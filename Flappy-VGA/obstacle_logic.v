==> flow/design.v <==
`timescale 1ns / 1ps
module obstacle_logic(
	Clk,reset,
	Q_Initial,
	Q_Check,
	Q_Lose, 
	Start, Ack, 
	X_Edge_Left,
	X_Edge_Right,
	Y_Edge_Top,
	Y_Edge_Bottom,
	Bird_X_L, Bird_X_R, Bird_Y_T, Bird_Y_B
	);
input 	Clk, reset, Start, Ack;
input [9:0] Bird_X_L;  
input [9:0] Bird_Y_T;  
input [9:0] Bird_X_R;  
input [9:0] Bird_Y_B;  
input	[9:0] X_Edge_Left;  
input	[9:0] X_Edge_Right;  
input	[9:0] Y_Edge_Top;  
input	[9:0] Y_Edge_Bottom;  
output 	Q_Initial,
			Q_Check, Q_Lose;
reg 	Lose;		
reg	Check;	
reg 	Initial;
reg [2:0] state;
reg [9:0] t1;
reg [9:0] t2;
reg [9:0] t3;
reg [9:0] t4;
integer loseCounter;
assign {Q_Lose, Q_Check,
			Q_Initial } = state;
localparam
			QInitial = 3'b001,
			QCheck	= 3'b010,
			QLose 	= 3'b100,
			UNK		= 3'bXXX;
always @ (posedge Clk, posedge reset)
begin
	if(reset)
	begin
		state <= QInitial;
	end
	else
	begin
		case(state)
			QInitial:
			begin
				if(Start)  
					state <= QCheck;
			end	
			QCheck:
			begin
				if( (Bird_Y_T >= Y_Edge_Bottom || Bird_Y_B <= Y_Edge_Top)
					&& (Bird_X_R > X_Edge_Left && Bird_X_L < X_Edge_Right) )
					begin
						state <= QLose;
					end
			end	
			QLose:
			begin
				loseCounter <= loseCounter+1;
				if(Ack && loseCounter>=1600)
					begin						
						state <= QInitial;
						loseCounter <= 0;
					end
			end
			default:
				state <= UNK;
		endcase
	end
end
endmodule
---- Tool chain data of obstacle_logic ----
Tool output for the design above, in the order of the flow.
Line numbers count from 1 in the design file above.
Library cell names are shortened.
The mark -- stands for no value.
set-up
  top module .............................. obstacle_logic
  clock port .............................. Clk
  cell library ............................ sky130hd
  timing corner ........................... tt_025C_1v80

---- Word level ----
Source: Yosys, flattened and elaborated, memories not mapped. Widths are those after wreduce. Registers that Yosys merges into a memory's read port (data or address) are not register bits. Print and check cells do not count. Equal cells are merged and count once.
cells by class
  $add $sub $neg .......................... 1
  $lt $le $gt $ge ......................... 5
  equality and inequality tests ........... 6
  multiplexer cells ....................... 4
  bitwise logic cells ..................... 1
  reductions and logical operators ........ 6
operators with widths
  kind                                                                            count
  32-bit by 12-bit greater-or-equal comparator with 1-bit output with constant B  1
  32-bit by 2-bit adder with 32-bit output with constant B                        1
  10-bit greater-or-equal comparator                                              1
  10-bit greater-than comparator                                                  1
  10-bit less-or-equal comparator                                                 1
  10-bit < comparator                                                             1
  3-bit case mux with 3-bit select                                                1
  3-bit two-way mux                                                               3
  2-bit != test with constant B                                                   3
  1-bit logical AND                                                               3
  3-bit by 1-bit == test with 1-bit output with constant B                        1
  3-bit by 2-bit == test with 1-bit output with constant B                        1
  3-bit == test with constant B                                                   1
  3-bit AND reduction                                                             1
  2-bit AND reduction                                                             1
  1-bit logical OR                                                                1
  1-bit NOT                                                                       1
word-level totals
  register bits ........................... 35
  output and inout bits ................... 3
  elaborated cells ........................ 25

---- Depth ----
Depth = most cells in a row (Yosys ltp): at word level without a register or memory, in the mapped netlist without a sequential cell, where the memories' decode and read muxes count.
depth
  depth in word-level cells ............... 5
  ABC_AREA ................................ 0
  gate-level depth with buffers ........... 7
  gate-level depth less buffers ........... 7

---- Synthesis result ----
The flow's flattened synthesis, as Yosys stat reports it; memories are mapped. The netlist is that of the ABC_AREA named above (0 if unset); the other value can give another one.
synthesis totals
  mapped cells ............................ 314
  mapped area ............................. 2,921.6 sq um
  area of sequential cells ................ 1,037.2 sq um
  flip-flops .............................. 35
  buffer cells ............................ 6
cell types
  type      count
  edfxtp_1  32
  ha_1      41
  inv_1     46
  xor2_1    17
  nor2_1    30
  a21oi_1   19
  nand4_1   14
  xnor2_1   7
  a21o_1    8
  nand2_1   16
  nand3_1   11
  and3_1    8
  dfrtp_1   2
  nor4_1    5
  o21ai_0   6
  and4_1    3
  dfstp_2   1
  nand2b_1  4
Not listed: further types 27, cells in them 44.

---- Worst setup path after synthesis ----
Path of least setup slack by OpenSTA after synthesis, without wires, with an ideal clock, recovery checks aside; 20% of the period is set as input and as output delay. Where synthesis merged equal registers, the netlist keeps one of their names.
path after synthesis
  path type ............................... input port to flip-flop
  from .................................... input port reset
  to ...................................... register loseCounter[0]
  clock period ............................ 6.05 ns
  library setup time ...................... 0.461 ns
  arrival ................................. 3.452 ns
  required time ........................... 5.589 ns
  setup slack ............................. 2.137 ns
  path delay .............................. 2.703 ns
  driving pins on the path ................ 1
  path buffers ............................ 0
  synthesis period reached ................ 3.913 ns
"path delay" is the arrival time less input delay plus setup time.
"driving pins on the path" counts driving pins, that of a launching flip-flop among them; a cell with two outputs on the path counts twice.
"synthesis period reached" = period - worst setup slack (recovery checks aside). The figure is calculated, with input and output delays left at 20% of the set period.
The rows between start and end are the longest chain of elaborated cells between them; the timing report does not say that the signal goes this way. Where chains are equally long, one stands for them.
A line is the first line of the expression or statement that the cell stems from. Yosys adds cells for indexed reads and writes and turns some case tables into memories.
on the way, after synthesis
  path through ............................ nor3_1
  length of the longest elaborated chain .. 2
  elaborated cells between the ends (all ways) .. 2
  those cells by class .................... 1 x logic; 1 x reduce/logical
RTL lines, path after synthesis
  item                 line  text
  from (decl)          14    input Clk, reset, Start, Ack;
  1-bit NOT            --
  2-bit AND reduction  --
  to (assign)          65    loseCounter <= loseCounter+1;
  to (assign)          69    loseCounter <= 0;
  to (decl)            33    integer loseCounter;

---- Path in the finished layout ----
Path of least setup slack in the final report of flow run 1 (OpenROAD, finished layout, wires in). Where an end is a register, its clock arrival counts in the times.
path post-layout
  path type ............................... input port to flip-flop
  from .................................... input port X_Edge_Right[9]
  to ...................................... register state[1]
  clock period ............................ 4.18 ns
  library setup time ...................... 0.14 ns
  arrival ................................. 2.73 ns
  required time ........................... 4.33 ns
  setup slack ............................. 1.60 ns
  driving pins on the path ................ 7
  path buffers ............................ 1
The rows between start and end are the longest chain of elaborated cells between them; the timing report does not say that the signal goes this way. Where chains are equally long, one stands for them.
A register here has more assigning lines than the two given.
on the way, post-layout
  path through ............................ clkdlybuf4s50_1 > inv_1 > ha_1 > or4b_2 > a211o_1 > a31oi_1 > a41oi_1
  length of the longest elaborated chain .. 5
  elaborated cells between the ends (all ways) .. 7
  those cells by class .................... 1 x compare; 1 x eq/ne; 2 x mux; 3 x reduce/logical
RTL lines, path post-layout
  item                              line  text
  from (decl)                       20    input [9:0] X_Edge_Right;
  10-bit < comparator               58    && (Bird_X_R > X_Edge_Left && Bird_X_L < X_Edge_Right) )
  1-bit logical AND                 58
  1-bit logical AND                 57    if( (Bird_Y_T >= Y_Edge_Bottom || Bird_Y_B <= Y_Edge_Top)
  3-bit two-way mux                 57
  3-bit case mux with 3-bit select  49    case(state)
  to (assign)                       45    state <= QInitial;
  to (assign)                       53    state <= QCheck;
  to (decl)                         28    reg [2:0] state;

Design obstacle_logic on sky130hd. What follows are 2 stored runs of the flow, each under its own settings; their order means nothing. The constraints put input and output delay at 20% of the set period each and load the outputs with 0.01 pF.
"period reached": clock period set for the run, less the worst setup slack. It is reckoned from that one timing run; input and output delays stay at 20% of the period that was set.
"time used up by the worst setup path" is the time allowed to the run's worst setup path (the clock period less input and output delay, where it has them) less its slack. Clock arrival times count: a late capture clock shortens it, a late launch clock lengthens it.
"total power after layout" is the tool's figure for a default switching activity; nothing was simulated.

---- flow run 1 ----
settings
  period_ns = 4.18
  CORE_UTILIZATION = 36
  SETUP_SLACK_MARGIN = 0.21
  PLACE_DENSITY_LB_ADDON = 0.28
  CORE_MARGIN = 3
  CELL_PAD_IN_SITES_GLOBAL_PLACEMENT = 0
  GPL_ROUTABILITY_DRIVEN = 0
  CAP_MARGIN = 10
  MIN_ROUTING_LAYER = met1
  MAX_ROUTING_LAYER = met5
  SLEW_MARGIN = 20
results
  utilization in the final report ......... 51.3%
  die size ................................ 9,232.3 sq um
  chip area in the Yosys report ........... 2,921.6 sq um
  standard-cell area after layout ......... 4,002.6 sq um
  setup slack of the critical path ........ 1.597 ns
  time used up by the worst setup path .... 1.75 ns
  class of the worst setup path ........... input port to flip-flop
  total negative slack .................... 0.000 ns
  period reached .......................... 2.583 ns
  total power after layout ................ 838.9 µW

---- flow run 2 ----
settings
  period_ns = 2.79
  CORE_UTILIZATION = 24
  SETUP_SLACK_MARGIN = 0.07
  PLACE_DENSITY = 0.41
  CELL_PAD_IN_SITES_GLOBAL_PLACEMENT = 3
  ABC_AREA = 1
  GPL_ROUTABILITY_DRIVEN = 0
  CTS_CLUSTER_SIZE = 98
  CAP_MARGIN = 40
  MAX_ROUTING_LAYER = met5
  CORE_MARGIN = 2
  SLEW_MARGIN = 20
results
  utilization in the final report ......... 32.7%
  die size ................................ 15,477.8 sq um
  chip area in the Yosys report ........... 3,479.6 sq um
  standard-cell area after layout ......... 4,704.5 sq um
  setup slack of the critical path ........ 0.668 ns
  time used up by the worst setup path .... 2.12 ns
  class of the worst setup path ........... flip-flop to flip-flop
  total negative slack .................... 0.000 ns
  period reached .......................... 2.122 ns
  total power after layout ................ 1,859 µW
