==> flow/design.v <==
`timescale 1ns / 1ps
module flight_physics(Clk, reset, Start, Ack, Stop, BtnPress, Bird_X_L, Bird_X_R, Bird_Y_T, Bird_Y_B,
   q_Initial, q_Flight, q_Stop, PositiveSpeed, NegativeSpeed );
input 	Clk, reset, Start, Ack, Stop;
input 	BtnPress;
output [9:0] Bird_X_L;
output [9:0] Bird_X_R;
output [9:0] Bird_Y_T;
output [9:0] Bird_Y_B;
output [9:0] PositiveSpeed;
output [9:0] NegativeSpeed;
output q_Initial, q_Flight, q_Stop;
reg [2:0] state;
assign {q_Stop, q_Flight, q_Initial} = state;
reg [9:0] PositiveSpeed;
reg[9:0] pos_temp;
reg [9:0] NegativeSpeed;
reg [9:0] Bird_X_L;
reg [9:0] Bird_X_R;
reg [9:0] Bird_Y_T;
reg [9:0] Bird_Y_B;
localparam
			QInitial = 3'b001,
			QFlight	= 3'b010,
			QStop 	= 3'b100,
			UNK		= 3'bXXX;
parameter JUMP_VELOCITY = 10;  
parameter GRAVITY = 1;  
reg j;
always @ (posedge Clk, posedge reset)
begin	
	if(reset)
	begin
		state <= QInitial;
	end
	else
	begin
		case(state)
			QInitial:
			begin
				if(Start)  
					state <= QFlight;
				PositiveSpeed <= 10'd0;
				NegativeSpeed <= 10'd0;
				Bird_X_L <= 10'd230;  
				Bird_X_R <= 10'd250;  
				Bird_Y_T <= 10'd220; 
				Bird_Y_B <= 10'd240;  
			end	
			QFlight:
			begin
				if(Stop)
					state <= QStop;
				if(BtnPress && j == 0)
				begin
						PositiveSpeed <= JUMP_VELOCITY;
						NegativeSpeed <= 0;
						j <= 1;
				end
				else 
				begin
					j <= 0;
					if(PositiveSpeed > 0 && NegativeSpeed == 0)
					begin
						Bird_Y_T <= Bird_Y_T - PositiveSpeed;  
						Bird_Y_B <= Bird_Y_B - PositiveSpeed; 
						if(Bird_Y_T < PositiveSpeed || Bird_Y_B < PositiveSpeed)
						begin
							Bird_Y_T <= 10'd0;
							Bird_Y_B <= 10'd20;
						end
					end
					else if(NegativeSpeed > 0 && PositiveSpeed == 0)
					begin
						Bird_Y_T <= Bird_Y_T + NegativeSpeed;
						Bird_Y_B <= Bird_Y_B + NegativeSpeed;
						if((Bird_Y_T + NegativeSpeed) > 480 || (Bird_Y_B + NegativeSpeed) > 480)
						begin
							Bird_Y_T <= 10'd460;
							Bird_Y_B <= 10'd480;
						end
					end
						pos_temp = PositiveSpeed - GRAVITY;  
					if(PositiveSpeed < (pos_temp))  
					begin
						PositiveSpeed <= 0;
						NegativeSpeed <= GRAVITY - PositiveSpeed; 
					end
					else
					begin
						PositiveSpeed <= pos_temp;
						NegativeSpeed <=0;
					end
					if(PositiveSpeed == 0) 
					begin
						NegativeSpeed <= NegativeSpeed + GRAVITY;  
						if((NegativeSpeed) > 10'd300)
							NegativeSpeed <= 10'd300;  
					end
				end
			end	
			QStop:
			begin
				if(Ack)
					state <= QInitial;
			end
			default:
				state <= UNK;
		endcase
	end
end
endmodule
==> Reports on flight_physics <==
What the tools print for flight_physics, step after step.
Line numbers count from 1 in the design file above.
Operators carry their Yosys type and port widths (W data, S select, Z words).
Library cell names are shortened.
{ "design": {"top_module": "flight_physics", "clock": "Clk", "lib": "sky130hd", "corner": "tt_025C_1v80"} }

==> Word-level counts <==
Yosys after proc, flatten, opt, wreduce and memory -nomap, before mapping. Memory bits, and registers merged into a memory's read port (data or address), are not among the register bits. Print and check cells are not counted.
{ "word_totals": {"reg_bits": 44, "output_inout_bits": 63} }
{ "classes": {"muxes": 25, "compare": 8, "reduce_and_logical": 12, "n_eq": 8, "n_logic": 2, "add_sub_neg": 9} }
{ "op_table": {"columns": ["op", "count"], "rows": [
  ["$mux W10", 16],
  ["$pmux W10 S2", 4],
  ["$lt A10 B10 Y1", 3],
  ["$add A10 B10 Y11", 2],
  ["$gt A11 B9 Y1 const B", 2],
  ["$gt A10 B1 Y1 const B", 2],
  ["$add A10 B10 Y10", 2],
  ["$sub A10 B10 Y10", 2],
  ["$logic_not A10 Y1", 2],
  ["$sub A1 B10 Y10 const A", 1],
  ["$add A10 B1 Y10 const B", 1],
  ["$sub A10 B1 Y10 const B", 1],
  ["$gt A10 B9 Y1 const B", 1],
  ["$pmux W3 S3", 1],
  ["$mux W3", 3],
  ["$ne A2 B2 Y1 const B", 4],
  ["$reduce_and A2 Y1", 2],
  ["$reduce_and A4 Y1", 1],
  ["$logic_and A1 B1 Y1", 3],
  ["$eq A3 B1 Y1 const B", 1],
  ["$eq A3 B2 Y1 const B", 1],
  ["$eq A3 B3 Y1 const B", 1],
  ["$ne A3 B3 Y1 const B", 1],
  ["$reduce_and A3 Y1", 1],
  ["$logic_or A1 B1 Y1", 2],
  ["$not A1 Y1", 2],
  ["$reduce_bool A2 Y1", 1],
  ["$mux W1", 1]
]} }

==> Depth <==
Depth = most cells in a row (Yosys ltp): at word level without a register or memory, in the mapped netlist without a sequential cell, where the memories' decode and read muxes count.
{ "depth": {"ltp_word": 8, "ABC_AREA": 0, "depth_mapped": 13} }

==> After synthesis <==
Yosys stat after the flow's synthesis: flattened, memories mapped to cells. It holds for the ABC_AREA given above (unset counts as 0); a run with the other value may have another netlist.
{ "types": {"columns": ["type", "count", "type_area_um2"], "rows": [
  ["edfxtp_1", 41, 1.23E+03],
  ["ha_1", 51, 638.112],
  ["xnor2_1", 34, 297.786],
  ["a21oi_1", 40, 200.192],
  ["buf_4", 24, 180.173],
  ["nand2_1", 33, 123.869],
  ["nor2_1", 33, 123.869],
  ["xor2_1", 13, 113.859],
  ["inv_1", 28, 105.101],
  ["fa_1", 4, 80.077],
  ["nand3_1", 15, 75.072],
  ["o21a_1", 9, 67.565],
  ["a21o_1", 8, 60.058],
  ["nor3_1", 11, 55.053],
  ["o21ai_0", 11, 55.053],
  ["a21oi_2", 6, 52.55],
  ["and2_1", 8, 50.048],
  ["dfrtp_1", 2, 50.048]
]} }
Not listed: further types 58, cells in them 124.
{ "mapped": {"stdcells": 495, "mapped_area_mm2": 0.0045969, "n_buf": 31, "flip_flops": 44} }

==> Worst setup path after synthesis <==
OpenSTA on the mapped netlist: ideal clock, no wires. The path of least setup slack (recovery checks aside). Input and output delay are each 20% of the period. Register names are those of the netlist, which keeps one name where synthesis merged equal registers.
{ "synth_timing": {"kind": "input-to-reg", "start": "in reset", "end": "reg Bird_Y_B[0]", "input_delay_ps": 828, "slack_ps": 749, "setup_ps": 378, "period_ps": 4140, "path_stages": 2, "path_delay_ps": 2563, "t_first_pin_ps": 828, "arrival_ps": 3013, "synth_period_reached_ps": 3391} }
"path_delay_ps" = arrival - input delay + setup time.
"path_stages" counts driving pins, that of a launching flip-flop among them; a cell with two outputs on the path counts twice.
"synth_period_reached_ps" = period - worst setup slack (recovery checks aside). The figure is calculated, with input and output delays left at 20% of the set period.
Between the ends stands the longest chain of elaborated cells between them, by number of cells; it is not shown to be the way that was timed. Of several equally long chains one is given.
Each line given opens the expression or statement behind the cell; cells for indexed reads and writes are added by Yosys, which also makes memories of some case tables.
A register here has more assigning lines than the two given.
{ "synth_via": {"cell_sequence": "nor3_1 > and2_1", "elab_chain_len": 2, "cells_between": 2, "lines_between": 0} }
{ "synth_lines": {"columns": ["item", "line", "rtl"], "rows": [
  ["start: declaration", 4, "input Clk, reset, Start, Ack, Stop;"],
  ["$not A1 Y1", null, null],
  ["$reduce_and A4 Y1", null, null],
  ["end: assignment", 66, "Bird_Y_B <= Bird_Y_B - PositiveSpeed;"],
  ["end: assignment", 76, "Bird_Y_B <= Bird_Y_B + NegativeSpeed;"],
  ["end: declaration", 9, "output [9:0] Bird_Y_B;"]
]} }

==> Timing after layout <==
From the final timing report of run 2: the path of least setup slack in the routed layout; clock arrival at registers is part of the times.
The path's times are printed in steps of 10 ps; the period is the one set.
{ "layout_timing": {"kind": "reg-to-reg", "start": "reg NegativeSpeed[0]", "end": "reg Bird_Y_B[7]", "period_ps": 2850, "arrival_ps": 3030, "setup_ps": 140, "t_first_pin_ps": 300, "path_stages": 12, "slack_ps": -30} }
Between the ends stands the longest chain of elaborated cells between them, by number of cells; it is not shown to be the way that was timed. Of several equally long chains one is given.
A register here has more assigning lines than the two given.
Ways into the end's enable are left out, as the timed path ends at the data pin.
{ "layout_via": {"cell_sequence": "edfxtp_1 > buf_6 > ha_4 > fa_2 > a211oi_4 > nor3b_4 > o31ai_2 > o311a_1 > nand4_4 > and4_1 > buf_6 > a21oi_2", "elab_chain_len": 8, "cells_between": 15, "lines_between": 6} }
{ "layout_lines": {"columns": ["item", "line", "rtl"], "rows": [
  ["start: declaration", 11, "output [9:0] NegativeSpeed;"],
  ["start: assignment", 87, "NegativeSpeed <= GRAVITY - PositiveSpeed;"],
  ["start: assignment", 96, "NegativeSpeed <= NegativeSpeed + GRAVITY;"],
  ["$add A10 B10 Y11", 77, "if((Bird_Y_T + NegativeSpeed) > 480 || (Bird_Y_B + NegativeSpeed) > 480)"],
  ["$gt A11 B9 Y1", 77, null],
  ["$logic_or A1 B1 Y1", 77, null],
  ["$mux W10", 77, null],
  ["$mux W10", 73, "else if(NegativeSpeed > 0 && PositiveSpeed == 0)"],
  ["$mux W10", 63, "if(PositiveSpeed > 0 && NegativeSpeed == 0)"],
  ["$mux W10", 54, "if(BtnPress && j == 0)"],
  ["$pmux W10 S2", 38, "case(state)"],
  ["end: assignment", 66, "Bird_Y_B <= Bird_Y_B - PositiveSpeed;"],
  ["end: assignment", 76, "Bird_Y_B <= Bird_Y_B + NegativeSpeed;"],
  ["end: declaration", 9, "output [9:0] Bird_Y_B;"]
]} }

Memo
Re: implementation data of flight_physics

flight_physics through Yosys and OpenROAD on sky130hd: 2 stored runs, unordered, with their settings and measured results. The constraints put input and output delay at 20% of the set period each and load the outputs with 0.01 pF.
"achieved clock period" means the clock period less the worst setup slack. The figure is calculated, with input and output delays left at 20% of the set period.
"time used up by the worst setup path" is the time allowed to the run's worst setup path (the clock period less input and output delay, where it has them) less its slack. Clock arrival times count: a late capture clock shortens it, a late launch clock lengthens it.
By "overall power" is meant OpenSTA's value without simulated activity: inputs other than the clock are taken to toggle once in ten clock periods, and the tool carries that through the logic.
"time used up by the worst setup path" is given in steps of 10 ps.

==> run 1: settings <==
{ "period_ns": 3.32, "CORE_UTILIZATION": 45, "PLACE_DENSITY_LB_ADDON": 0.08, "CELL_PAD_IN_SITES_GLOBAL_PLACEMENT": 3, "CTS_CLUSTER_DIAMETER": 53, "MIN_ROUTING_LAYER": "met2", "CAP_MARGIN": 20, "CORE_MARGIN": 2, "SLEW_MARGIN": 20 }
==> run 1: results <==
stopped before the end: placement reported FLW-0024

==> run 2: settings <==
{ "period_ns": 2.85, "CORE_UTILIZATION": 25, "SETUP_SLACK_MARGIN": -0.02, "PLACE_DENSITY_LB_ADDON": 0.29, "HOLD_SLACK_MARGIN": 0.28, "CELL_PAD_IN_SITES_DETAIL_PLACEMENT": 1, "ABC_AREA": 0, "GPL_TIMING_DRIVEN": 0, "GPL_ROUTABILITY_DRIVEN": 1, "CTS_CLUSTER_SIZE": 97, "CTS_CLUSTER_DIAMETER": 129, "CAP_MARGIN": 30, "SLEW_MARGIN": 25, "MAX_ROUTING_LAYER": "met4", "CORE_MARGIN": 2 }
==> run 2: results <==
post-synthesis cell area: 0.0045969 sq mm
full die area: 0.0194882 sq mm
final design utilization: 0.35
worst setup slack after layout: -26 ps
setup total negative slack: -98 ps
lowest hold slack: 546 ps
overall power: 6.825 mW
achieved clock period: 2876 ps
time used up by the worst setup path: 2880 ps
worst setup path type: reg-to-reg
