==> flow/design.v <==
`timescale 1ns / 1ps
module X_RAM_NOREAD(clk,reset,Start, Stop, Ack, out_pipe, Score,
	X_Edge_OO_L,
	X_Edge_O1_L,
	X_Edge_O2_L,
	X_Edge_O3_L,
	X_Edge_O4_L,
	X_Edge_OO_R,
	X_Edge_O1_R,
	X_Edge_O2_R,
	X_Edge_O3_R,
	X_Edge_O4_R,
	Q_Initial,
	Q_Count,
	Q_Stop);
 input clk,reset;
 input Start, Stop, Ack;
 output [9:0] X_Edge_OO_L;
 output [9:0] X_Edge_O1_L;
 output [9:0] X_Edge_O2_L;
 output [9:0] X_Edge_O3_L;
 output [9:0] X_Edge_O4_L;
 output [9:0] X_Edge_OO_R;
 output [9:0] X_Edge_O1_R;
 output [9:0] X_Edge_O2_R;
 output [9:0] X_Edge_O3_R;
 output [9:0] X_Edge_O4_R;
 output	[2:0] out_pipe;
 output	[3:0] Score;
 output 	Q_Initial, Q_Count, Q_Stop;
 reg [9:0] array_X_Left [4:0];  
 reg [9:0] array_X_Right [4:0];  
 reg [2:0] out_pipe;
 reg [3:0] Score;
 reg[2:0] state;
 localparam
			QInitial = 3'b001,
			QCount	= 3'b010,
			QStop = 3'b100,
			UNK		= 3'bXXX;
	assign {Q_Stop, Q_Count,
			Q_Initial } = state;
	parameter X0_init = 0;
	parameter X1_init = 142;
	parameter X2_init = 284;
	parameter X3_init = 426;
	parameter X4_init = 568;
	parameter X0_init_2 = 61;
	parameter X1_init_2 = 203;
	parameter X2_init_2 = 345;
	parameter X3_init_2 = 487;
	parameter X4_init_2 = 629;
	reg [2:0] out_temp_1;
	reg [2:0] out_temp_2;
	reg [2:0] out_temp_3;
	reg [2:0] out_temp_4;
integer i;
 always @ (posedge clk, posedge reset)
	begin  : X_RAM_logic
		if(reset)
		begin
			state <= QInitial;
		end
		else
		begin
			case(state)	 
				QInitial:
				begin
						Score <= 0;
						array_X_Left[0] <= X0_init;
						array_X_Left[1] <= X1_init;
						array_X_Left[2] <= X2_init;
						array_X_Left[3] <= X3_init;
						array_X_Left[4] <= X4_init;
						array_X_Right[0] <= X0_init_2;
						array_X_Right[1] <= X1_init_2;
						array_X_Right[2] <= X2_init_2;
						array_X_Right[3] <= X3_init_2;
						array_X_Right[4] <= X4_init_2;
						out_pipe <= 2;  
						out_temp_1 <= 3;
						out_temp_2 <= 4;
						out_temp_3 <= 0;
						out_temp_4 <= 1;
					if(Start)  
						state <= QCount;
				end	
				QCount:
				begin
					if(Stop)
					begin
						state <= QStop;
					end
						for(i = 0; i < 5; i = i + 1)  
						begin
							array_X_Left[i] <= array_X_Left[i]-10'd1;
							if(array_X_Left[i] == 0)
							begin
								array_X_Left[i] <= 0;
							end
							array_X_Right[i] <= array_X_Right[i]-10'd1;
							if(array_X_Right[i] == 0)
							begin
								array_X_Left[i] <= 10'd640;
								array_X_Right[i] <= 10'd720;
							end
						end
						if(array_X_Right[out_pipe] < 230)  
						begin  
							out_pipe <= out_pipe + 1;
							if(out_pipe == 4)
								out_pipe <= 0;
							out_temp_1 <= out_temp_1 + 1;
							if(out_temp_1 == 4)
								out_temp_1 <= 0;
							out_temp_2 <= out_temp_2 + 1;
							if(out_temp_2 == 4)
								out_temp_2 <= 0;
							out_temp_3 <= out_temp_3 + 1;
							if(out_temp_3 == 4)
								out_temp_3 <= 0;
							out_temp_4 <= out_temp_4 + 1;
							if(out_temp_4 == 4)
								out_temp_4 <= 0;								
							if(~Stop) Score <= Score + 4'd1;  
						end
				end  
				QStop:
				begin
					if(Ack)
						state <= QInitial;
				end
				default:
					state <= UNK;
			endcase
		end
	end
 assign X_Edge_OO_L = array_X_Left[out_pipe];
 assign X_Edge_O1_L = array_X_Left[out_temp_1];
 assign X_Edge_O2_L = array_X_Left[out_temp_2];
 assign X_Edge_O3_L = array_X_Left[out_temp_3];
 assign X_Edge_O4_L = array_X_Left[out_temp_4];
 assign X_Edge_OO_R = array_X_Right[out_pipe];
 assign X_Edge_O1_R = array_X_Right[out_temp_1];
 assign X_Edge_O2_R = array_X_Right[out_temp_2];
 assign X_Edge_O3_R = array_X_Right[out_temp_3];
 assign X_Edge_O4_R = array_X_Right[out_temp_4];
endmodule
# From RTL to reports: X_RAM_NOREAD
# The steps from the RTL of X_RAM_NOREAD to its reports follow in flow order.
# Line numbers count from 1 in the design file above.
# Operators: Yosys type, input widths -> output width; for muxes data width and select width s.
# Cell names lack the library's common part.
design:
  top_module: "X_RAM_NOREAD"
  clock_port: "clk"
  lib: "sky130hd"
  corner: "tt_025C_1v80"

# Word-level counts
# Source: Yosys, flattened and elaborated. Widths are those after wreduce. Registers that Yosys merges into a memory's read port (data or address) are not register bits. Print and check cells do not count. Equal cells are merged and count once.
classes:
  add_sub_neg: 16
  compare: 1
  n_eq: 28
  mux: 58
  n_logic: 1
  reduce_and_logical: 20
ops:
  columns: ["operator", "count"]
  rows:
  - ["$pmux 10 s5", 10]
  - ["$pmux 10 s2", 10]
  - ["$mux 10", 16]
  - ["$sub 10x1->10 const B", 10]
  - ["$logic_not 10->1", 10]
  - ["$mux 3", 13]
  - ["$eq 3x2->1 const B", 11]
  - ["$pmux 3 s2", 5]
  - ["$eq 3x1->1 const B", 6]
  - ["$eq 3x3->1 const B", 6]
  - ["$add 3x1->3 const B", 5]
  - ["$logic_not 3->1", 5]
  - ["$lt 10x8->1 const B", 1]
  - ["$ne 2x2->1 const B", 5]
  - ["$pmux 3 s3", 1]
  - ["$pmux 4 s2", 1]
  - ["$mux 4", 2]
  - ["$reduce_and 3->1", 2]
  - ["$add 4x1->4 const B", 1]
  - ["$reduce_and 4->1", 1]
  - ["$reduce_and 2->1", 1]
  - ["$reduce_bool 2->1", 1]
  - ["$not 1->1", 1]
bits:
  regBits: 122
  inputBits: 5
  output_inout_bits: 110
  word_cells: 141

# Longest topological paths
# Yosys ltp: most cells in a row. Word level: on the elaborated netlist, between registers, memories and ports. Mapped: between sequential cells and ports; inverters and the memories' decode and read muxes count.
depth:
  depth_word: 6
  abc_area: 1
  depth_mapped: 17
  depth_no_buf: 16

# Synthesis result
# Source: synth_stat.txt of the flow (Yosys; design flattened, memories mapped). It holds for the ABC_AREA given above (unset counts as 0); a run with the other value may have another netlist.
# Totals and module areas in this step are rounded.
synth_totals:
  stdcells: 1294
  synth_area_um2: 9820
  sequential_area_um2: 3650
  flip_flops: 122
  buf_cells: 92
by_type:
  columns: ["cell", "count", "area_total_um2"]
  rows:
  - ["edfxtp_1", 119, 3.57E+03]
  - ["nand2_1", 348, 1.31E+03]
  - ["a221oi_1", 80, 700.672]
  - ["inv_1", 137, 514.243]
  - ["o22ai_1", 80, 500.48]
  - ["ha_1", 38, 475.456]
  - ["nor2_1", 91, 341.578]
  - ["o21ai_0", 62, 310.298]
  - ["xor2_1", 30, 262.752]
  - ["nand3_1", 48, 240.23]
  - ["clkbuf_1", 60, 225.216]
  - ["a21oi_1", 35, 175.168]
  - ["buf_2", 23, 115.11]
  - ["o2111ai_1", 11, 96.342]
  - ["xnor2_1", 10, 87.584]
  - ["nor3_1", 16, 80.077]
  - ["nand4_1", 11, 68.816]
  - ["or2_2", 10, 62.56]
# Not listed: further types 29, cells in them 85.

# Path before layout
# OpenSTA on the mapped netlist: ideal clock, no wires. The path of least setup slack (recovery checks aside). Input and output delay are each 20% of the period. Register names are those of the netlist, which keeps one name where synthesis merged equal registers.
synth_timing:
  path_type: "input-to-reg"
  from: "input reset"
  to: "register out_pipe[0]"
  period_ns: 11.4
  in_delay_ns: 2.280
  setup_time_ns: 0.359
  t_first_pin_ns: 2.280
  t_arrival_ns: 4.453
  required_time_ns: 11.041
  path_slack_ns: 6.588
  path_delay_ns: 2.532
  path_stages: 3
  n_path_buf: 0
  synth_period_reached_ns: 4.812
# "path_delay_ns" = arrival - input delay + setup time.
# "path_stages" counts driving pins, that of a launching flip-flop among them; a cell with two outputs on the path counts twice.
# "synth_period_reached_ns" = period - worst setup slack (recovery checks aside). The figure is calculated, with input and output delays left at 20% of the set period.
# The rows between start and end are the longest chain of elaborated cells between them; the timing report does not say that the signal goes this way. Where chains are equally long, one stands for them.
# A line is the first line of the expression or statement that the cell stems from. Yosys adds cells for indexed reads and writes and turns some case tables into memories.
# At most two assigning lines are given for a register; there are more.
synth_via:
  cell_sequence: "a21oi_4 -> nand2_2 -> inv_1"
  elab_chain_len: 2
  cone_cells: 2
  cone_lines: 0
  cone_classes: "1 x logic; 1 x reduce/logical"
synth_lines:
  columns: ["item", "line", "source"]
  rows:
  - ["from (decl)", 16, "input clk,reset;"]
  - ["$not 1->1", null, null]
  - ["$reduce_and 3->1", null, null]
  - ["to (assign)", 80, "out_pipe <= 2;"]
  - ["to (assign)", 110, "out_pipe <= out_pipe + 1;"]
  - ["to (decl)", 28, "output [2:0] out_pipe;"]

# Timing after layout
# From the final timing report of entry A: the path of least setup slack in the routed layout; clock arrival at registers is part of the times.
layout_timing:
  path_type: "reg-to-output"
  from: "register out_temp_1[0]"
  to: "output X_Edge_O1_R[9]"
  period_ns: 14.6
  out_delay_ns: 2.92
  t_first_pin_ns: 0.43
  t_arrival_ns: 3.48
  required_time_ns: 11.68
  path_slack_ns: 8.20
  path_stages: 10
  n_path_buf: 2
# The rows between start and end are the longest chain of elaborated cells between them; the timing report does not say that the signal goes this way. Where chains are equally long, one stands for them.
# At most two assigning lines are given for a register; there are more.
layout_via:
  cell_sequence: "edfxtp_1 -> inv_1 -> ha_1 -> nand2_1 -> inv_1 -> nor4_1 -> clkbuf_1 -> nand2_1 -> nand2_1 -> clkdlybuf4s50_1"
  elab_chain_len: 2
  cone_cells: 6
  cone_classes: "4 x eq/ne; 1 x mux; 1 x reduce/logical"
layout_lines:
  columns: ["item", "line", "source"]
  rows:
  - ["from (decl)", 53, "reg [2:0] out_temp_1;"]
  - ["from (assign)", 81, "out_temp_1 <= 3;"]
  - ["from (assign)", 113, "out_temp_1 <= out_temp_1 + 1;"]
  - ["$eq 3x3->1", 144, "assign X_Edge_O1_R = array_X_Right[out_temp_1];"]
  - ["$pmux 10 s5", 144, null]
  - ["to (decl)", 24, "output [9:0] X_Edge_O1_R;"]

Data sheet: physical implementation of X_RAM_NOREAD

Module X_RAM_NOREAD, platform sky130hd: 2 stored runs of the flow (Yosys, OpenROAD) with differing settings, in no particular order. Input and output delays are each 20% of the period that was set; the output load is 0.01 pF.
"period_less_ws_ns" is the run's clock period less its worst setup slack. It is reckoned from that one timing run; input and output delays stay at 20% of the period that was set.
"worst_path_ns" = time allowed to the worst setup path (clock period - input delay - output delay, where it has them) - its slack; a late launch clock adds to it, a late capture clock takes from it.
"totalPower_uw" rests on the timing tool's default activity at the inputs, not on a simulated workload.
Results are given in rounded form.

--- entry A ---
==> flow/run.sh <==
#!/bin/bash
# the make line also repeats the synthesis and layout settings of config.mk as NAME=value (left out here)
make -C /OpenROAD-flow-scripts/flow DESIGN_CONFIG=/design/flow/config.mk WORK_HOME=/design/flow/orfs CLKGATE_MAP_FILE= finish
==> flow/config.mk <==
export PLATFORM = sky130hd
export DESIGN_NAME = X_RAM_NOREAD
export DESIGN_NICKNAME = X_RAM_NOREAD
export VERILOG_FILES = /design/flow/design.v
export SDC_FILE = /design/flow/constraint.sdc
export NUM_CORES = 4
export LEC_CHECK = 0
export ABC_AREA = 1
export CAP_MARGIN = 20
export CELL_PAD_IN_SITES_GLOBAL_PLACEMENT = 0
export CORE_ASPECT_RATIO = 0.83
export CORE_MARGIN = 2
export CORE_UTILIZATION = 59
export GPL_TIMING_DRIVEN = 0
export PLACE_DENSITY_LB_ADDON = 0.0
export SLEW_MARGIN = 20
export TNS_END_PERCENT = 70
==> flow/constraint.sdc <==
create_clock -name core_clock -period 14.6 [get_ports {clk}]
set_input_delay 2.9200 -clock core_clock [delete_from_list [all_inputs] [get_ports {clk}]]
set_output_delay 2.9200 -clock core_clock [all_outputs]
set_load 0.01 [all_outputs]

==> results, as YAML <==
results:
  worst_path_ns: 3.48
  worstPathKind: "reg-to-output"
  period_less_ws_ns: 6.398
  fin_tns_ns: 0.000
  final_stdcell_area_um2: 12000
  design.die.area_um2: 17700
  final_hold_ws_ns: 0.573
  setup_worst_slack_ns: 8.20
  totalPower_uw: 3380
  post_synth_area_um2: 9820
  post_route_util_frac: 0.741

--- entry B ---
==> flow/run.sh <==
#!/bin/bash
# the make line also repeats the synthesis and layout settings of config.mk as NAME=value (left out here)
make -C /OpenROAD-flow-scripts/flow DESIGN_CONFIG=/design/flow/config.mk WORK_HOME=/design/flow/orfs CLKGATE_MAP_FILE= finish
==> flow/config.mk <==
export PLATFORM = sky130hd
export DESIGN_NAME = X_RAM_NOREAD
export DESIGN_NICKNAME = X_RAM_NOREAD
export VERILOG_FILES = /design/flow/design.v
export SDC_FILE = /design/flow/constraint.sdc
export NUM_CORES = 4
export LEC_CHECK = 0
export CAP_MARGIN = 20
export CORE_MARGIN = 2
export CORE_UTILIZATION = 40
export SLEW_MARGIN = 20
==> flow/constraint.sdc <==
create_clock -name core_clock -period 19.3 [get_ports {clk}]
set_input_delay 3.8600 -clock core_clock [delete_from_list [all_inputs] [get_ports {clk}]]
set_output_delay 3.8600 -clock core_clock [all_outputs]
set_load 0.01 [all_outputs]

==> results, as YAML <==
results:
  worst_path_ns: 3.94
  worstPathKind: "reg-to-output"
  period_less_ws_ns: 7.797
  fin_tns_ns: 0.000
  final_stdcell_area_um2: 11500
  design.die.area_um2: 26000
  final_hold_ws_ns: 0.555
  setup_worst_slack_ns: 11.5
  totalPower_uw: 2810
  post_synth_area_um2: 9880
  post_route_util_frac: 0.474
